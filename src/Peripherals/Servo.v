==> flow/design.v <==
`timescale 1ns / 1ps
`default_nettype none
module ServoTop(
	input wire clk,
	input wire rst,
	output wire [3:0] signal
);
wire [31:0] data;
reg cs;
reg [1:0] addr;
reg [15:0] data_reg;
assign data = (cs) ? data_reg : 0;
ServoController servo(
    .clk(clk),
    .rst(rst),
    .cs(cs),  
    .addr(addr[1:0]),
    .data(data[15:0]),
    .signal(signal)
);
reg [2:0] init;
always @(posedge clk or posedge rst) begin
	if (rst)
	begin
		init = 0;
		cs = 1;
	end
	else if(init < 3'b100)
	begin
		addr = init;
		case(addr)
			3'b000: begin
				data_reg = 32'd500;
			end
			3'b001: begin
				data_reg = 32'd1000;
			end
			3'b010: begin
				data_reg = 32'd1500;
			end
			3'b011: begin
				data_reg = 32'd2000;
			end
		endcase
		init = init + 1;
	end
	else begin
		cs = 0;
	end
end
endmodule
module ServoModule(
	input wire clk,
	input wire rst,
	input wire load,
	input wire [15:0] data,
	output reg signal
);
parameter MAX_COUNT    = 20000*100;
parameter COUNT_WIDTH  = 32;
reg  [COUNT_WIDTH-1:0] counter;
reg  [COUNT_WIDTH-1:0] compare_value;
reg  [COUNT_WIDTH-1:0] tmp_compare_value;
always @(posedge clk or
		 posedge rst) begin
    if (rst) begin
        counter = 0;
        compare_value = 0;
        tmp_compare_value = 0;
    end
    else if(load) begin
        tmp_compare_value = data;
    end
    else begin
        if(counter > MAX_COUNT) begin
        	compare_value = tmp_compare_value;
	        counter = 0;
        	signal = 1;
        end
        if(counter >= compare_value*100) begin
        	signal = 0;
        end
	    counter = counter + 1;
    end
end
endmodule
module ServoController #(
    parameter SIGNAL_BIT_WIDTH  = 16,
    parameter ADDRESS_BIT_WIDTH = 2,
    parameter PWM_SIGNAL_COUNT  = 4
)
(
    input wire clk,
    input wire rst,
    input wire cs,  
    input wire  [ADDRESS_BIT_WIDTH-1:0] addr,
    input wire  [SIGNAL_BIT_WIDTH-1:0]  data,
    output wire [PWM_SIGNAL_COUNT-1:0]  signal
);
wire [PWM_SIGNAL_COUNT-1:0] load_select;
assign load_select[0]  = (addr == 2'b00 && cs) ? 1 : 0;
assign load_select[1]  = (addr == 2'b01 && cs) ? 1 : 0;
assign load_select[2]  = (addr == 2'b10 && cs) ? 1 : 0;
assign load_select[3]  = (addr == 2'b11 && cs) ? 1 : 0;
ServoModule U0(
    .clk(clk),
    .rst(rst),
    .load(load_select[0]),
    .data(data),
    .signal(signal[0])
);
ServoModule U1(
    .clk(clk),
    .rst(rst),
    .load(load_select[1]),
    .data(data),
    .signal(signal[1])
);
ServoModule U2(
    .clk(clk),
    .rst(rst),
    .load(load_select[2]),
    .data(data),
    .signal(signal[2])
);
ServoModule U3(
    .clk(clk),
    .rst(rst),
    .load(load_select[3]),
    .data(data),
    .signal(signal[3])
);
endmodule
# Step by step through the tools: ServoTop
# Tool output for the design above, in the order of the flow.
# Line numbers count from 1 in the design file above.
# Operators carry their Yosys type and port widths (W data, S select, Z words).
# Library cell names are shortened.
# A cell with -- has no value.
# setup
design	ServoTop
clock	clk
cell_library	sky130hd
pvt_corner	tt_025C_1v80

# Word-level counts
# Yosys after proc, flatten, opt, wreduce and memory -nomap, before mapping. Memory bits, and registers merged into a memory's read port (data or address), are not among the register bits. Print and check cells are not counted. Equal cells are merged and count once.
# bits
reg_bits	346
in_bits	2
out_inout_bits	4
# op_classes
add_sub_neg	5
mul	4
n_cmp	9
equal	6
n_mux	26
bitwise	5
reduce_and_logical	11
# op_table
cell	count
$mul A32 B5 Y30 const B	4
$mux W32	16
$add A32 B1 Y32 const B	4
$gt A32 B21 Y1 const B	4
$ge A32 B32 Y1	4
$pmux W16 S4	1
$mux W16	1
$reduce_and A2 Y1	5
$eq A2 B2 Y1 const B	4
$mux W1	8
$not A1 Y1	5
$logic_and A1 B1 Y1	4
$eq A2 B1 Y1 const B	2
$logic_not A2 Y1	2
$add A3 B1 Y3 const B	1
$lt A3 B3 Y1 const B	1

# Depth
# Longest topological path by Yosys (ltp), each cell counted once; first at word level (registers and memories cut), then after technology mapping (sequential cells cut; the memories' decode and read muxes count).
# depth
word_depth	6
ABC_AREA	1
mapped_depth	40

# Netlist
# Yosys stat after the flow's synthesis: flattened, memories mapped to cells. It holds for the ABC_AREA given above (unset counts as 0); a run with the other value may have another netlist.
# The area totals of this step are shown rounded.
# by_type
type	count	area_total_um2
dfrtp_1	279	6.98E+03
ha_1	440	5505.28
inv_1	830	3.12E+03
nand2_1	783	2.94E+03
fa_1	96	1.92E+03
nor2_1	275	1032.24
a21oi_1	184	920.883
o21ai_0	170	850.816
nand3_1	144	720.691
xor2_1	63	551.779
xnor2_1	58	507.987
edfxtp_1	12	360.346
nand4_1	45	281.52
nor3_1	33	165.158
nor2_2	25	156.4
o211ai_1	18	135.13
o21bai_1	18	135.13
nor3_2	13	130.125
# Not listed: further types 40, cells in them 219.
# mapped
mapped_cells	3705
synth_area_um2	28000
seqArea_um2	7370
flip_flops	292

# Path before layout
# OpenSTA on the mapped netlist: ideal clock, no wires. The path of least setup slack (recovery checks aside). Input and output delay are each 20% of the period. Register names are those of the netlist, which keeps one name where synthesis merged equal registers.
# synth_path
path_kind	in2reg
startpoint	input rst
endpoint	register servo.U0.signal
clock_period_ns	8.22
in_delay_ns	1.644
setup_time_ns	0.321
t_first_pin_ns	1.644
arrival_ns	7.895
t_required_ns	7.899
setup_slack_ns	0.003
path_delay_ns	6.572
stages	3
n_path_buf	0
period_less_setup_slack_ns	8.217
# "path_delay_ns" = arrival - input delay + setup time.
# "stages": output pins that drive a net of the path, with the launching flip-flop's if there is one; two outputs of one cell count as two.
# "period_less_setup_slack_ns" is the clock period less the worst setup slack; recovery checks do not enter. This is arithmetic on one report: input and output delays are still those of the set period (20% each).
# The rows between start and end are the longest chain of elaborated cells between them; the timing report does not say that the signal goes this way. Where chains are equally long, one stands for them.
# A line is the first line of the expression or statement that the cell stems from. Yosys adds cells for indexed reads and writes and turns some case tables into memories.
# synth_between
path_cell_list	inv_1 > nand2_1 > a21oi_1
elab_chain_cells	2
# synth_rtl
item	line	rtl
from (decl)	5	input wire rst,
$not A1 Y1	--
$reduce_and A2 Y1	--
to (assign)	78	signal = 1;
to (assign)	81	signal = 0;
to (decl)	57	output reg signal

# Timing after layout
# Path of least setup slack in the final report of flow run 1 (OpenROAD, finished layout, wires in). Where an end is a register, its clock arrival counts in the times.
# layout_path
path_kind	reg2reg
startpoint	register servo.U2.counter[30]
endpoint	register servo.U2.signal
clock_period_ns	10.8
setup_time_ns	0.29
t_first_pin_ns	0.56
arrival_ns	7.21
t_required_ns	11.06
setup_slack_ns	3.85
stages	32
n_path_buf	1
# The rows between start and end are the longest chain of elaborated cells between them; the timing report does not say that the signal goes this way. Where chains are equally long, one stands for them.
# A register here has more assigning lines than the two given.
# layout_between
path_cell_list	dfrtp_1 > inv_1 > nand3_1 > nor3_4 > a21boi_4 > buf_4 > nand2_1 > o21ai_0 > ha_1 > ha_1 > inv_1 > fa_1 > inv_1 > ha_1 > nand3_1 > nand2_1 > a21oi_1 > nor2_1 > nor2_1 > o21ai_0 > a21oi_1 > o21ai_0 > xor2_1 > ha_1 > nand3_1 > nor4_1 > inv_1 > nor3_1 > nand4_1 > nand3_1 > inv_1 > a21oi_1
elab_chain_cells	5
# layout_rtl
item	line	rtl
from (decl)	61	reg  [COUNT_WIDTH-1:0] counter;
from (assign)	67	counter = 0;
from (assign)	83	counter = counter + 1;
$gt A32 B21 Y1	75	if(counter > MAX_COUNT) begin
$mux W32	75
$mux W32	71	else if(load) begin
$mul A32 B5 Y30	80	if(counter >= compare_value*100) begin
$ge A32 B32 Y1	80
to (assign)	78	signal = 1;
to (assign)	81	signal = 0;
to (decl)	57	output reg signal

ServoTop through Yosys and OpenROAD on sky130hd: 2 stored runs, unordered, with their settings and measured results. The constraints put input and output delay at 20% of the set period each and load the outputs with 0.01 pF.
"achieved_clock_period_ns" = clock period - worst setup slack. The figure is calculated, with input and output delays left at 20% of the set period.
By "worst_setup_path_time_ns" is meant the share of the clock period that the worst setup path is allowed (20% is reserved at inputs, 20% at outputs), minus its slack. Clock arrival times at its registers enter into it.
"totalPower_uw": no workload was simulated; the value follows from the tool's default switching activity.
Values from the reports are rounded here.

Flow run 1, flow files:
==> flow/run.sh <==
#!/bin/bash
# the make line also repeats the synthesis and layout settings of config.mk as NAME=value (left out here)
make -C /OpenROAD-flow-scripts/flow DESIGN_CONFIG=/design/flow/config.mk WORK_HOME=/design/flow/orfs CLKGATE_MAP_FILE= finish
==> flow/config.mk <==
export PLATFORM = sky130hd
export DESIGN_NAME = ServoTop
export DESIGN_NICKNAME = ServoTop
export VERILOG_FILES = /design/flow/design.v
export SDC_FILE = /design/flow/constraint.sdc
export NUM_CORES = 4
export LEC_CHECK = 0
export ABC_AREA = 1
export CAP_MARGIN = 40
export CORE_ASPECT_RATIO = 0.5
export CORE_MARGIN = 9
export CORE_UTILIZATION = 30
export SLEW_MARGIN = 30
==> flow/constraint.sdc <==
create_clock -name core_clock -period 10.8 [get_ports {clk}]
set_input_delay 2.1600 -clock core_clock [delete_from_list [all_inputs] [get_ports {clk}]]
set_output_delay 2.1600 -clock core_clock [all_outputs]
set_load 0.01 [all_outputs]

==> results of flow run 1, as CSV <==
result,value
synth_chip_area_um2,28000
design.die.area_um2,105000
cell_area_final_um2,30900
fin_util_pct,33.8
fin_ws_ns,3.85
timing.setup.tns_ns,0.000
totalPower_uw,2470
achieved_clock_period_ns,6.947
worst_setup_path_time_ns,6.95
worstPathKind,"reg2reg"

Flow run 2, flow files:
==> flow/run.sh <==
#!/bin/bash
# the make line also repeats the synthesis and layout settings of config.mk as NAME=value (left out here)
make -C /OpenROAD-flow-scripts/flow DESIGN_CONFIG=/design/flow/config.mk WORK_HOME=/design/flow/orfs CLKGATE_MAP_FILE= finish
==> flow/config.mk <==
export PLATFORM = sky130hd
export DESIGN_NAME = ServoTop
export DESIGN_NICKNAME = ServoTop
export VERILOG_FILES = /design/flow/design.v
export SDC_FILE = /design/flow/constraint.sdc
export NUM_CORES = 4
export LEC_CHECK = 0
export CAP_MARGIN = 25
export CELL_PAD_IN_SITES_DETAIL_PLACEMENT = 2
export CORE_MARGIN = 2
export CORE_UTILIZATION = 21
export CTS_CLUSTER_DIAMETER = 196
export CTS_CLUSTER_SIZE = 69
export MAX_ROUTING_LAYER = met4
export PLACE_DENSITY_LB_ADDON = 0.2
export SETUP_SLACK_MARGIN = 1.15
export SLEW_MARGIN = 20
export TNS_END_PERCENT = 35
==> flow/constraint.sdc <==
create_clock -name core_clock -period 3.93 [get_ports {clk}]
set_input_delay 0.7860 -clock core_clock [delete_from_list [all_inputs] [get_ports {clk}]]
set_output_delay 0.7860 -clock core_clock [all_outputs]
set_load 0.01 [all_outputs]

==> results of flow run 2, as CSV <==
result,value
synth_chip_area_um2,26200
design.die.area_um2,128000
cell_area_final_um2,36600
fin_util_pct,29.6
fin_ws_ns,-2.71
timing.setup.tns_ns,-19.3
totalPower_uw,5030
achieved_clock_period_ns,6.636
worst_setup_path_time_ns,6.64
worstPathKind,"reg2reg"
